==> flow/design.v <==
`timescale 1ns / 1ns
module Serializer(
    input clk,
    input rst,
    input[13:0] idata_in,
    input[13:0] qdata_in,
    input data_valid,
    output reg data_ready = 0,
    output txclk,
    output reg tx
);
    parameter WAIT_LEN = 8'd64;
    localparam STATE_INIT = 2'b00;
    localparam STATE_WAIT = 2'b01;
    localparam STATE_I_DATA = 2'b10;
    localparam STATE_Q_DATA = 2'b11;
    reg[1:0] state = STATE_INIT;
    reg[13:0] idata_reg = 0;
    reg[13:0] idata_next = 0;
    reg[13:0] qdata_reg = 0;
    reg[13:0] qdata_next = 0;
    wire[13:0] send_data;
    reg[2:0] tx_counter = 0;
    reg[7:0] wait_counter = 0;
    assign txclk = clk;
    assign send_data = (state == STATE_I_DATA) ? idata_reg : qdata_reg;
    always @(*) begin
        if (state == STATE_I_DATA || state == STATE_Q_DATA) begin
            case (tx_counter)
                3'b000: if (state == STATE_I_DATA) begin
                    tx = txclk ? 1'b1 : 1'b0;
                end else begin
                    tx = txclk ? 1'b0 : 1'b1;
                end
                3'b001: tx = txclk ? send_data[13] : send_data[12];
                3'b010: tx = txclk ? send_data[11] : send_data[10];
                3'b011: tx = txclk ? send_data[9] : send_data[8];
                3'b100: tx = txclk ? send_data[7] : send_data[6];
                3'b101: tx = txclk ? send_data[5] : send_data[4];
                3'b110: tx = txclk ? send_data[3] : send_data[2];
                3'b111: tx = txclk ? send_data[1] : send_data[0];
            endcase
        end else begin
            tx = 1'b0;
        end
    end
    always @(posedge clk) begin
        if (rst) begin
            state <= STATE_INIT;
        end else begin
            case (state)
                STATE_INIT: begin  
                    state <= STATE_WAIT;
                    wait_counter <= 0;
                    tx_counter <= 0;
                    data_ready <= 1;
                    idata_reg <= 14'b0;
                    qdata_reg <= 14'b0;
                    idata_next <= 14'b0;
                    qdata_next <= 14'b0;
                end
                STATE_WAIT: begin  
                    if (wait_counter == WAIT_LEN) begin
                        state <= STATE_I_DATA;
                        data_ready <= 1'b1;
                        tx_counter <= 3'b0000;
                        idata_reg <= idata_next;
                        qdata_reg <= qdata_next;
                    end else begin
                        wait_counter <= wait_counter + 1;
                    end
                end
                default: begin  
                    tx_counter <= tx_counter + 1;
                end
            endcase
            if (data_ready && data_valid) begin
                idata_next <= idata_in;
                qdata_next <= qdata_in;
                data_ready <= 1'b0;
            end
            if (tx_counter == 3'b111) begin
                if (state == STATE_I_DATA) begin
                    state <= STATE_Q_DATA;
                end else if (state == STATE_Q_DATA) begin
                    state <= STATE_I_DATA;
                    data_ready <= 1'b1;
                    idata_reg <= idata_next;
                    qdata_reg <= qdata_next;
                end
            end
        end
    end
endmodule
# --- Tool chain data of Serializer ---
# Tool output for the design above, in the order of the flow.
# Line numbers count from 1 in the design file above.
# Library cell names are shortened.
design:
  design: "Serializer"
  clock: "clk"
  cell_library: "sky130hd"
  corner: "tt_025C_1v80"

# --- After elaboration ---
# Yosys after proc, flatten, opt, wreduce and memory -nomap, before mapping. Memory bits, and registers merged into a memory's read port (data or address), are not among the register bits. Print and check cells are not counted. Equal cells are merged and count once.
classes:
  addsub: 2
  eq_ne: 13
  n_mux: 41
  n_logic: 1
  reduce_logical: 9
ops:
  columns: ["cell", "count"]
  rows:
  - ["two-way mux 14 bit", 12]
  - ["case mux 14 bit (select 2 bit)", 2]
  - ["case mux 8 bit (select 2 bit)", 1]
  - ["two-way mux 1 bit", 16]
  - ["== test 3 bit (second input constant)", 4]
  - ["adder 8 x 1 -> 8 bit (second input constant)", 1]
  - ["== test 8 x 7 -> 1 bit (second input constant)", 1]
  - ["case mux 1 bit (select 8 bit)", 1]
  - ["two-way mux 8 bit", 1]
  - ["two-way mux 2 bit", 4]
  - ["== test 3 x 2 -> 1 bit (second input constant)", 2]
  - ["case mux 3 bit (select 2 bit)", 1]
  - ["== test 2 bit (second input constant)", 2]
  - ["inequality test 2 bit (second input constant)", 2]
  - ["AND reduction 2 bit", 2]
  - ["nonzero test 2 bit", 2]
  - ["case mux 2 bit (select 2 bit)", 1]
  - ["adder 3 x 1 -> 3 bit (second input constant)", 1]
  - ["== test 3 x 1 -> 1 bit (second input constant)", 1]
  - ["zero test 3 bit", 1]
  - ["AND reduction 3 bit", 1]
  - ["two-way mux 3 bit", 1]
  - ["== test 2 x 1 -> 1 bit (second input constant)", 1]
  - ["zero test 2 bit", 1]
  - ["case mux 1 bit (select 2 bit)", 1]
  - ["logical AND 1 bit", 1]
  - ["logical OR 1 bit", 1]
  - ["inverter 1 bit", 1]
word_totals:
  register_bits: 70
  input_bits: 31
  output_inout_bits: 3
  elab_cells: 74

# --- Longest topological paths ---
# Yosys ltp: most cells in a row. Word level: on the elaborated netlist, between registers, memories and ports. Mapped: between sequential cells and ports; inverters and the memories' decode and read muxes count.
logic_depth:
  word_depth: 7
  abc_area: 0
  mapped_depth: 9
  depth_no_buf: 7

# --- Synthesis result ---
# Yosys stat after the flow's synthesis: flattened, memories mapped to cells. It holds for the ABC_AREA given above (unset counts as 0); a run with the other value may have another netlist.
mapped:
  mapped_cells: 327
  yosys_area_um2: 3832.4
  seq_area_um2: 2082.0
  ff_cells: 70
  buf_cells: 26
types:
  columns: ["type", "count", "area_total_um2"]
  rows:
  - ["edfxtp_1", 68, 2.04E+03]
  - ["mux2i_1", 37, 370.355]
  - ["a22o_1", 28, 245.235]
  - ["and3_1", 30, 187.68]
  - ["o21ai_0", 28, 140.134]
  - ["nand2_1", 32, 120.115]
  - ["ha_1", 8, 100.096]
  - ["clkbuf_1", 18, 67.565]
  - ["xor2_1", 6, 52.55]
  - ["mux4_2", 2, 45.043]
  - ["nor2_1", 11, 41.29]
  - ["dfxtp_1", 2, 40.038]
  - ["buf_6", 3, 33.782]
  - ["and2_1", 5, 31.28]
  - ["inv_1", 8, 30.029]
  - ["nand3_1", 6, 30.029]
  - ["a21oi_1", 4, 20.019]
  - ["nor2b_1", 3, 18.768]
# Other cell types: 20; their cells: 28.

==> results <==
Stored flow runs of Serializer (2 of them; Yosys, OpenROAD, sky130hd). They differ in their settings and are not a sequence. Constraints: input delay and output delay 20% of the set period each, output load 0.01 pF.
"totalPower_uw" is the tool's figure for a default switching activity; nothing was simulated.

--- entry A ---
==> flow/run.sh <==
#!/bin/bash
# the make line also repeats the synthesis and layout settings of config.mk as NAME=value (left out here)
make -C /OpenROAD-flow-scripts/flow DESIGN_CONFIG=/design/flow/config.mk WORK_HOME=/design/flow/orfs CLKGATE_MAP_FILE= finish
==> flow/config.mk <==
export PLATFORM = sky130hd
export DESIGN_NAME = Serializer
export DESIGN_NICKNAME = Serializer
export VERILOG_FILES = /design/flow/design.v
export SDC_FILE = /design/flow/constraint.sdc
export NUM_CORES = 4
export LEC_CHECK = 0
export ABC_AREA = 0
export CAP_MARGIN = 30
export CELL_PAD_IN_SITES_DETAIL_PLACEMENT = 0
export CORE_MARGIN = 2
export CORE_UTILIZATION = 57
export CTS_CLUSTER_DIAMETER = 298
export CTS_CLUSTER_SIZE = 42
export GPL_ROUTABILITY_DRIVEN = 1
export GPL_TIMING_DRIVEN = 0
export PLACE_DENSITY = 0.65
export SETUP_SLACK_MARGIN = 0.16
export SLEW_MARGIN = 20
==> flow/constraint.sdc <==
create_clock -name core_clock -period 1.86 [get_ports {clk}]
set_input_delay 0.3720 -clock core_clock [delete_from_list [all_inputs] [get_ports {clk}]]
set_output_delay 0.3720 -clock core_clock [all_outputs]
set_load 0.01 [all_outputs]

==> results, as YAML <==
outcome: "did not finish, clock tree synthesis stopped with a tool error"

--- entry B ---
==> flow/run.sh <==
#!/bin/bash
# the make line also repeats the synthesis and layout settings of config.mk as NAME=value (left out here)
make -C /OpenROAD-flow-scripts/flow DESIGN_CONFIG=/design/flow/config.mk WORK_HOME=/design/flow/orfs CLKGATE_MAP_FILE= finish
==> flow/config.mk <==
export PLATFORM = sky130hd
export DESIGN_NAME = Serializer
export DESIGN_NICKNAME = Serializer
export VERILOG_FILES = /design/flow/design.v
export SDC_FILE = /design/flow/constraint.sdc
export NUM_CORES = 4
export LEC_CHECK = 0
export CAP_MARGIN = 40
export CORE_ASPECT_RATIO = 1.63
export CORE_MARGIN = 6
export CORE_UTILIZATION = 26
export GPL_TIMING_DRIVEN = 0
export PLACE_DENSITY = 0.76
export SETUP_SLACK_MARGIN = -0.15
export SLEW_MARGIN = 20
==> flow/constraint.sdc <==
create_clock -name core_clock -period 3.02 [get_ports {clk}]
set_input_delay 0.6040 -clock core_clock [delete_from_list [all_inputs] [get_ports {clk}]]
set_output_delay 0.6040 -clock core_clock [all_outputs]
set_load 0.01 [all_outputs]

==> results, as YAML <==
results:
  post_synth_area_um2: 3832.4
  stdcell_area_um2: 4978.5
  totalPower_uw: 3229
  fin_ws_ps: -426
  setup_tns_ps: -551
  dieArea_um2: 17885.4
